==> flow/design.v <==
`timescale 1ns / 1ps
module Button
  (  
    input wire        clk,
    input wire        enable,
    input wire        reset,
    input wire [2:0]  currentFloor,
    input wire [1:0]  currentDirection,
    input wire [13:0] currentFloorButton,
    input wire [9:1]  internalButton,
    input wire        doorState,
    input wire        move,
    output reg [13:0] nextFloorButton,
    output reg [9:1]  nextInternalButton
    );
   localparam NO_FB = 14'b0, NO_B = 9'b0,
     OPEN = 1'b1, CLOSE = 1'b0,
     ON = 1'b1, OFF = 1'b0,
     MOVE = 1'b1, HOLD = 1'b0,
     STOP = 2'b00, UP = 2'b10, DOWN = 2'b01, UPDOWN = 2'b11;
   integer            ind0, ind1, ind2;
   always @(posedge clk or posedge reset)
     begin
        if (reset == ON)
          begin
             nextFloorButton <= NO_FB;
             nextInternalButton <= NO_B;
          end
        else if (enable == ON)
          begin
             if (doorState == OPEN)
               begin
                  if (currentDirection & UPDOWN)
                    begin
                       for (ind0 = 0; ind0 < 14; ind0 = ind0 + 1)
                        begin
                           nextFloorButton[ind0] <= (ind0/2 == currentFloor-1)?
                                   currentFloorButton[ind0] &
                                   ~currentDirection[ind0-ind0/2*2] :
                                   currentFloorButton[ind0];
                        end
                    end
                  else
                    begin
                       for (ind0 = 0; ind0 < 14; ind0 = ind0 + 1)
                         begin
                            nextFloorButton[ind0] <= (ind0/2 == currentFloor-1)?
                                   currentFloorButton[ind0] &
                                   ((ind0-ind0/2*2)?
                                    currentFloorButton[ind0-1]:
                                    OFF):
                                   currentFloorButton[ind0];
                         end
                    end  
                  for (ind1 = 1; ind1 < 10; ind1 = ind1 + 1)
                    begin
                       nextInternalButton[ind1] <= (ind1 == currentFloor ||
                                                    ind1 == 9)?
                              OFF : internalButton[ind1];
                    end
               end  
             else if (move == HOLD)
               begin
                  nextFloorButton <= currentFloorButton;
                  for (ind2 = 1; ind2 < 10; ind2 = ind2 + 1)
                    begin
                       nextInternalButton[ind2] <= (ind2 == currentFloor ||
                                                    ind2 == 8)?
                              OFF : internalButton[ind2];
                    end
               end
             else
               begin
                  nextFloorButton <= currentFloorButton;
                  nextInternalButton[7:1] <= internalButton[7:1];
                  nextInternalButton[9:8] <= 0;
               end  
          end  
        else
          begin
             nextFloorButton <= currentFloorButton;
             nextInternalButton <= internalButton;
          end  
     end  
endmodule  
Tool chain data of Button
The steps from the RTL of Button to its reports follow in flow order.
Lines are those of the file above, counted from 1.
Operators carry their Yosys type and port widths (W data, S select, Z words).
The mark - stands for no value.

design
  top module = Button
  clock port = clk
  cell library = sky130hd
  corner = tt_025C_1v80

After elaboration
Counts by Yosys on the flattened word-level netlist (proc, flatten, opt, wreduce; memories kept). Register bits leave out memories and registers merged into their read ports (data or address); mux counts leave out enables and synchronous resets folded into registers. Print and check cells are left out. Cells with the same type and inputs are merged into one.

bit counts
  register bits after elaboration = 23
  output and inout port bits = 23
  word-level cells = 144

operators by class
  add/sub/neg operators = 1
  equality and inequality tests = 13
  multiplexer cells = 103
  bitwise gates (word level) = 23
  reduce/logical cells = 2

operators by type and width
  kind                   number
  $mux W1                103
  $eq A3 B32 Y1 const A  3
  $eq A2 B32 Y1 const A  2
  $eq A1 B32 Y1 const A  1
  $logic_not A32 Y1      1
  $and A1 B1 Y1          21
  $eq A3 B3 Y1 const A   4
  $eq A2 B3 Y1 const A   2
  $sub A3 B1 Y4 const B  1
  $eq A1 B3 Y1 const A   1
  $not A1 Y1             2
  $reduce_bool A2 Y1     1

Longest topological paths
Longest topological path by Yosys (ltp), each cell counted once; first at word level (registers and memories cut), then after technology mapping (sequential cells cut; the memories' decode and read muxes count).

logic depth
  depth after elaboration = 6
  ABC_AREA = 0
  mapped depth = 4
  depth with buffers taken out = 2

Synthesis result
Yosys stat after the flow's synthesis: flattened, memories mapped to cells. It holds for the ABC_AREA given above (unset counts as 0); a run with the other value may have another netlist.
Totals and module areas in this step are rounded.

mapped netlist
  cells in the netlist = 90
  chip area (Yosys) = 996 um2
  flip-flops = 23
  buffers = 2

cell types
  cell type                  number  total area (um2)
  sky130_fd_sc_hd__dfrtp_1   23      575.552
  sky130_fd_sc_hd__a31oi_1   14      87.584
  sky130_fd_sc_hd__inv_1     23      86.333
  sky130_fd_sc_hd__a41oi_1   6       52.55
  sky130_fd_sc_hd__or3b_1    6       52.55
  sky130_fd_sc_hd__and3b_1   3       26.275
  sky130_fd_sc_hd__nor3b_1   3       22.522
  sky130_fd_sc_hd__nand2b_1  3       18.768
  sky130_fd_sc_hd__a41oi_2   1       16.266
  sky130_fd_sc_hd__buf_6     1       11.261
  sky130_fd_sc_hd__and2_4    1       8.758
  sky130_fd_sc_hd__a21boi_0  1       7.507
  sky130_fd_sc_hd__or2b_1    1       7.507
  sky130_fd_sc_hd__and2_1    1       6.256
  sky130_fd_sc_hd__and3_1    1       6.256
  sky130_fd_sc_hd__buf_2     1       5.005
  sky130_fd_sc_hd__o21ai_0   1       5.005

Timing after synthesis
Path of least setup slack by OpenSTA after synthesis, without wires, with an ideal clock, recovery checks aside; 20% of the period is set as input and as output delay. Where synthesis merged equal registers, the netlist keeps one of their names.

path post-synthesis
  kind = input -> register
  start = in enable
  end = reg nextFloorButton[7]
  clock period = 0.873 ns
  arrival = 0.696 ns
  slack = 0.033 ns
  path delay = 0.664 ns
  stages = 4
  buffers on the path = 2
  period reached after synthesis = 0.84 ns

"path delay" = arrival - input delay + setup time.
"stages" counts driving pins, that of a launching flip-flop among them; a cell with two outputs on the path counts twice.
"period reached after synthesis" = period - worst setup slack (recovery checks aside). The figure is calculated, with input and output delays left at 20% of the set period.
Between the ends stands the longest chain of elaborated cells between them, by number of cells; it is not shown to be the way that was timed. Of several equally long chains one is given.
A line is the first line of the expression or statement that the cell stems from. Yosys adds cells for indexed reads and writes and turns some case tables into memories.
A register here has more assigning lines than the two given.

on the way, post-synthesis
  cells stage by stage = sky130_fd_sc_hd__buf_6 sky130_fd_sc_hd__and2_4 sky130_fd_sc_hd__buf_2 sky130_fd_sc_hd__a41oi_1
  cells in the longest elaborated chain = 1

ends and longest elaborated chain, post-synthesis
  item                RTL line  text
  start: declaration  5         input wire        enable,
  $mux W1             29        else if (enable == ON)
  end: assignment     37        nextFloorButton[ind0] <= (ind0/2 == currentFloor-1)?
  end: assignment     47        nextFloorButton[ind0] <= (ind0/2 == currentFloor-1)?
  end: declaration    13        output reg [13:0] nextFloorButton,

Worst path after layout
From the final timing report of flow run 2: the path of least setup slack in the routed layout; clock arrival at registers is part of the times.

path after layout
  kind = register -> output
  start = reg nextFloorButton[7]
  end = out nextFloorButton[7]
  clock period = 0.626 ns
  external output delay = 0.13 ns
  arrival = 0.79 ns
  slack = -0.29 ns
  stages = 2
  buffers on the path = 1

A register here has more assigning lines than the two given.

on the way, after layout
  cells stage by stage = sky130_fd_sc_hd__dfrtp_1 sky130_fd_sc_hd__buf_6
  cells in the longest elaborated chain = 0

ends and longest elaborated chain, after layout
  item                RTL line  text
  start: declaration  13        output reg [13:0] nextFloorButton,
  start: assignment   37        nextFloorButton[ind0] <= (ind0/2 == currentFloor-1)?
  start: assignment   47        nextFloorButton[ind0] <= (ind0/2 == currentFloor-1)?
  end: declaration    13

Hand-over note for Button

Record of 2 stored runs of the RTL-to-layout flow on Button, platform sky130hd. The runs are unordered. Constraints: input delay and output delay 20% of the set period each, output load 0.01 pF.
"achieved clock period": clock period set for the run, less the worst setup slack. It is reckoned from that one timing run; input and output delays stay at 20% of the period that was set.
"worst path time" is the time allowed to the run's worst setup path (the clock period less input and output delay, where it has them) less its slack. Clock arrival times count: a late capture clock shortens it, a late launch clock lengthens it.
Results are given in rounded form.
Settings: n/a = not set for that run.
Results: n/a = not shown.

item                                   flow run 1  flow run 2
period_ns                              0.661       0.626
CORE_UTILIZATION                       60          24
PLACE_DENSITY                          0.53        0.91
CORE_ASPECT_RATIO                      0.54        n/a
CELL_PAD_IN_SITES_GLOBAL_PLACEMENT     3           n/a
CELL_PAD_IN_SITES_DETAIL_PLACEMENT     2           1
GPL_TIMING_DRIVEN                      1           n/a
CTS_CLUSTER_SIZE                       64          48
MAX_ROUTING_LAYER                      met4        n/a
CAP_MARGIN                             20          20
CORE_MARGIN                            2           9
SLEW_MARGIN                            20          20
MIN_ROUTING_LAYER                      n/a         met2
setup slack of the critical path (ns)  n/a         -0.288
setup total negative slack (ns)        n/a         -6.25
std-cell area (final layout) (um2)     n/a         1820
total die area (um2)                   n/a         6790
worst path time (ns)                   n/a         0.79
class of the worst setup path          n/a         register -> output
final utilization                      n/a         0.475
area of the synthesized netlist (um2)  n/a         996
achieved clock period (ns)             n/a         0.914

Flow run 1: unfinished; error PDN-0185 in floorplanning

End of note.
