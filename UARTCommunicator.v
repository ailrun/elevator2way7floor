==> flow/design.v <==
`timescale 1ns / 1ps
module UARTSender#(parameter CLKFRQ = 100000000, BAUDRATE = 9600)
  (
   input       clk,
   input       reset,
   input [7:0] data,
   input       en,
   output reg  tx,
   output reg  ready
   );
   localparam CLK_PER_BAUD = CLKFRQ/BAUDRATE,
     INIT = 16'b0;
   reg [15:0] tx_counter;
   reg [3:0]  tx_index;
   reg        tx_on;
   reg [7:0]  savedData;
   always @(posedge clk)
     begin
        if (reset)
          begin
             tx <= 1'b1;
             ready <= 1'b1;
             tx_counter <= INIT;
             tx_index <= 4'b0;
             tx_on <= 1'b0;
             savedData <= 8'b1111_1111;
          end
        else
          begin
             if (tx_counter == INIT)
               begin
                  if (en && ready)
                    begin
                       ready <= 1'b0;
                       tx_on <= 1'b1;
                       tx <= 1'b0;
                       tx_counter <= CLK_PER_BAUD;
                       tx_index <= 4'b0;
                       savedData <= data;
                    end
                  else if (tx_on)
                    begin
                       if (tx_index != 4'b1000)
                         begin
                            tx <= savedData[tx_index];
                            tx_index <= tx_index + 1;
                         end
                       else
                         begin
                            tx <= 1'b1;
                            tx_on <= 1'b0;
                         end
                       tx_counter <= CLK_PER_BAUD;
                    end  
                  else
                    begin
                       ready <= 1'b1;
                    end  
               end  
             else
               begin
                  if (!tx_on)
                    ready <= 1'b1;
                  tx_counter <= tx_counter - 1;
               end  
          end  
     end  
endmodule  
module UARTReceiver#(parameter CLKFRQ = 100000000, BAUDRATE = 9600)
   (
    input            clk,
    input            reset,
    input            rx,
    output reg [7:0] data,
    output reg       receiveAll
    );
   localparam CLK_PER_BAUD = CLKFRQ/BAUDRATE,
     INIT = 16'b0;
   reg [15:0]        rx_counter;
   reg [3:0]         rx_index;
   reg               rx_on;
   reg [7:0]         receiveData;
   always @(posedge clk)
     begin
        if (reset)
          begin
             data <= 8'b0;
             receiveAll <= 1'b0;
             rx_counter <= INIT;
             rx_index <= 4'b0;
             rx_on <= 1'b0;
             receiveData <= 8'b1111_1111;
          end
        else
          begin
             if (rx_counter == INIT)
               begin
                  if (!rx && !rx_on)
                    begin
                       rx_on <= 1'b1;
                       rx_index <= 4'b0;
                       rx_counter <= CLK_PER_BAUD;
                       receiveAll <= 1'b0;
                    end
                  else if (rx_on)
                    begin
                       if (rx_index != 4'b1000)
                         begin
                            receiveData[rx_index] <= rx;
                            rx_index <= rx_index + 1;
                         end
                       else
                         begin
                            data <= receiveData;
                            receiveAll <= 1'b1;
                            rx_on <= 0;
                         end  
                       rx_counter <= CLK_PER_BAUD;
                    end  
                  else
                    begin
                       receiveAll <= 1'b0;
                    end  
               end  
             else
               begin
                  receiveAll <= 1'b0;
                  rx_counter <= rx_counter - 1;
               end  
          end  
     end  
endmodule  
# Step by step through the tools: UARTReceiver
# The steps from the RTL of UARTReceiver to its reports follow in flow order.
# Lines are those of the file above, counted from 1.
# Operators: Yosys type, input widths -> output width; for muxes data width and select width s.
# Cell names lack the library's common part.
# Not given: n/a
dict set report setup {
  top {UARTReceiver}
  clock {clk}
  cell_library {sky130hd}
  lib_corner {tt_025C_1v80}
}

# Elaborated design
# Counts by Yosys on the flattened word-level netlist (proc, flatten, opt, wreduce; memories kept). Register bits leave out memories and registers merged into their read ports (data or address). Print and check cells are left out. Cells with the same type and inputs are merged into one.
dict set report bits {
  ff_bits 38
  input_bits 3
}
dict set report classes {
  mux 9
  n_addsub 3
  bitwise 7
  n_shift 2
  n_reduce_logical 10
  eq_ne 2
}
# op count
set ops {}
lappend ops {{$mux 16} 3}
lappend ops {{$sub 16x1->16 const B} 1}
lappend ops {{$logic_not 16->1} 1}
lappend ops {{$mux 4} 3}
lappend ops {{$shift 1x5->8} 1}
lappend ops {{$shift 1x5->8 const A} 1}
lappend ops {{$reduce_and 4->1} 2}
lappend ops {{$and 8x8->8} 1}
lappend ops {{$or 8x8->8} 1}
lappend ops {{$not 8->8} 1}
lappend ops {{$neg 4->5} 1}
lappend ops {{$not 1->1} 4}
lappend ops {{$reduce_bool 2->1} 2}
lappend ops {{$add 4x1->4 const B} 1}
lappend ops {{$ne 4x4->1 const B} 1}
lappend ops {{$reduce_or 4->1} 1}
lappend ops {{$ne 3x2->1 const B} 1}
lappend ops {{$reduce_and 3->1} 1}
lappend ops {{$mux 1} 3}
lappend ops {{$logic_not 1->1} 2}
lappend ops {{$logic_and 1x1->1} 1}

# Longest topological paths
# Longest topological path by Yosys (ltp), each cell counted once; first at word level (registers and memories cut), then after technology mapping (sequential cells cut; the memories' decode and read muxes count).
dict set report depth {
  ltp_word 5
  ABC_AREA 1
  mapped_depth 11
}

# Mapped cells and area
# Source: synth_stat.txt of the flow (Yosys; design flattened, memories mapped). It holds for the ABC_AREA given above (unset counts as 0); a run with the other value may have another netlist.
# Totals and module areas in this step are rounded.
# type count type_area_um2
set types {}
lappend types {dfxtp_1 38 760.73}
lappend types {nand2_1 81 304.042}
lappend types {nor2_1 46 172.666}
lappend types {nand3_1 28 140.134}
lappend types {a21oi_1 23 115.11}
lappend types {ha_1 8 100.096}
lappend types {inv_1 21 78.826}
lappend types {nor2_2 10 62.56}
lappend types {nor2_8 3 60.058}
lappend types {o21ai_0 10 50.048}
lappend types {o21ai_1 9 45.043}
lappend types {nor3_1 8 40.038}
lappend types {nand2_2 6 37.536}
lappend types {xor2_1 4 35.034}
lappend types {nand3_2 3 30.029}
lappend types {nand2_4 2 22.522}
lappend types {nand3b_1 3 22.522}
lappend types {nand4_4 1 21.27}
# Not listed: further types 14, cells in them 23.
dict set report mapped {
  seq_area_um2 761
  buffers 8
  cell_count 327
  area_um2 2240
  flip_flops 38
}

# Worst setup path after synthesis
# Path of least setup slack by OpenSTA after synthesis, without wires, with an ideal clock, recovery checks aside; 20% of the period is set as input and as output delay. Where synthesis merged equal registers, the netlist keeps one of their names.
dict set report synth_timing {
  kind {reg-to-reg}
  from {reg rx_index[0]}
  to {reg receiveData[5]}
  path_delay_ps 1587
  period_ps 2780
  path_stages 11
  arrival_ps 1464
  t_first_pin_ps 0
  path_slack_ps 1192
  t_required_ps 2657
  synth_period_reached_ps 1588
}
# "path_delay_ps" is the arrival time less input delay plus setup time.
# "path_stages": output pins that drive a net of the path, with the launching flip-flop's if there is one; two outputs of one cell count as two.
# "synth_period_reached_ps" = period - worst setup slack (recovery checks aside). The figure is calculated, with input and output delays left at 20% of the set period.
# Between the ends stands the longest chain of elaborated cells between them, by number of cells; it is not shown to be the way that was timed. Of several equally long chains one is given.
# Each line given opens the expression or statement behind the cell; cells for indexed reads and writes are added by Yosys, which also makes memories of some case tables.
# At most two assigning lines are given for a register; there are more.
dict set report synth_between {
  cell_sequence {dfxtp_1 -> inv_2 -> ha_1 -> inv_1 -> nand2_1 -> nand2_2 -> nand2_1 -> o21ai_0 -> nand2_1 -> nand2_1 -> nand3_1}
  elab_chain_cells 5
}
# element line_no
set synth_lines {}
lappend synth_lines {{from (decl)} 80} ;# reg [3:0]         rx_index;
lappend synth_lines {{from (assign)} 90} ;# rx_index <= 4'b0;
lappend synth_lines {{from (assign)} 110} ;# rx_index <= rx_index + 1;
lappend synth_lines {{$neg 4->5} 109} ;# receiveData[rx_index] <= rx;
lappend synth_lines {{$shift 1x5->8} 109}
lappend synth_lines {{$not 8->8} 109}
lappend synth_lines {{$and 8x8->8} 109}
lappend synth_lines {{$or 8x8->8} 109}
lappend synth_lines {{to (assign)} 92} ;# receiveData <= 8'b1111_1111;
lappend synth_lines {{to (assign)} 109}
lappend synth_lines {{to (decl)} 82} ;# reg [7:0]         receiveData;

# Path in the finished layout
# Path of least setup slack in the final report of job 1 (OpenROAD, finished layout, wires in). Where an end is a register, its clock arrival counts in the times.
# The report prints the path's times to 10 ps; the period is as set.
dict set report layout_timing {
  kind {reg-to-reg}
  from {reg rx_index[0]}
  to {reg receiveData[7]}
  path_stages 11
  period_ps 3570
  t_first_pin_ps 290
  t_required_ps 3740
  arrival_ps 2070
  path_slack_ps 1660
}
# Between the ends stands the longest chain of elaborated cells between them, by number of cells; it is not shown to be the way that was timed. Of several equally long chains one is given.
# At most two assigning lines are given for a register; there are more.
dict set report layout_between {
  cell_sequence {dfxtp_1 -> inv_2 -> ha_1 -> inv_1 -> nand2_1 -> nand2_2 -> nand2_1 -> o21ai_0 -> nand2_1 -> nand2_1 -> nand3_1}
  elab_chain_cells 5
}
# element line_no
set layout_lines {}
lappend layout_lines {{from (decl)} 80} ;# reg [3:0]         rx_index;
lappend layout_lines {{from (assign)} 90} ;# rx_index <= 4'b0;
lappend layout_lines {{from (assign)} 110} ;# rx_index <= rx_index + 1;
lappend layout_lines {{$neg 4->5} 109} ;# receiveData[rx_index] <= rx;
lappend layout_lines {{$shift 1x5->8} 109}
lappend layout_lines {{$not 8->8} 109}
lappend layout_lines {{$and 8x8->8} 109}
lappend layout_lines {{$or 8x8->8} 109}
lappend layout_lines {{to (assign)} 92} ;# receiveData <= 8'b1111_1111;
lappend layout_lines {{to (assign)} 109}
lappend layout_lines {{to (decl)} 82} ;# reg [7:0]         receiveData;

; Flow measurements of UARTReceiver on sky130hd: 2 stored runs with different settings, listed in no order. Input and output delays are each 20% of the period that was set; the output load is 0.01 pF.
; "achieved_period_ps" is the run's clock period less its worst setup slack. It is reckoned from that one timing run; input and output delays stay at 20% of the period that was set.
; Measured values are rounded.

[job 1: settings]
period_ns = 3.57
CORE_UTILIZATION = 41
SETUP_SLACK_MARGIN = 0.35
PLACE_DENSITY = 0.42
ABC_AREA = 1
GPL_TIMING_DRIVEN = 0
CTS_CLUSTER_SIZE = 62
CAP_MARGIN = 10
CORE_MARGIN = 2
SLEW_MARGIN = 20
[job 1: results]
utilization_frac = 0.485
final_die_area_um2 = 6060
achieved_period_ps = 1907
total_negative_slack_ps = 0
final_setup_ws_ps = 1660
cell_area_final_um2 = 2510
synth_chip_area_um2 = 2240

[job 2: settings]
period_ns = 3.71
CORE_UTILIZATION = 35
SETUP_SLACK_MARGIN = 1.01
PLACE_DENSITY_LB_ADDON = 0.04
CELL_PAD_IN_SITES_DETAIL_PLACEMENT = 0
GPL_TIMING_DRIVEN = 0
GPL_ROUTABILITY_DRIVEN = 1
SLEW_MARGIN = 40
MIN_ROUTING_LAYER = met2
CAP_MARGIN = 20
CORE_MARGIN = 2
[job 2: results]
utilization_frac = 0.417
final_die_area_um2 = 6360
achieved_period_ps = 2600
total_negative_slack_ps = 0
final_setup_ws_ps = 1110
cell_area_final_um2 = 2310
synth_chip_area_um2 = 2010
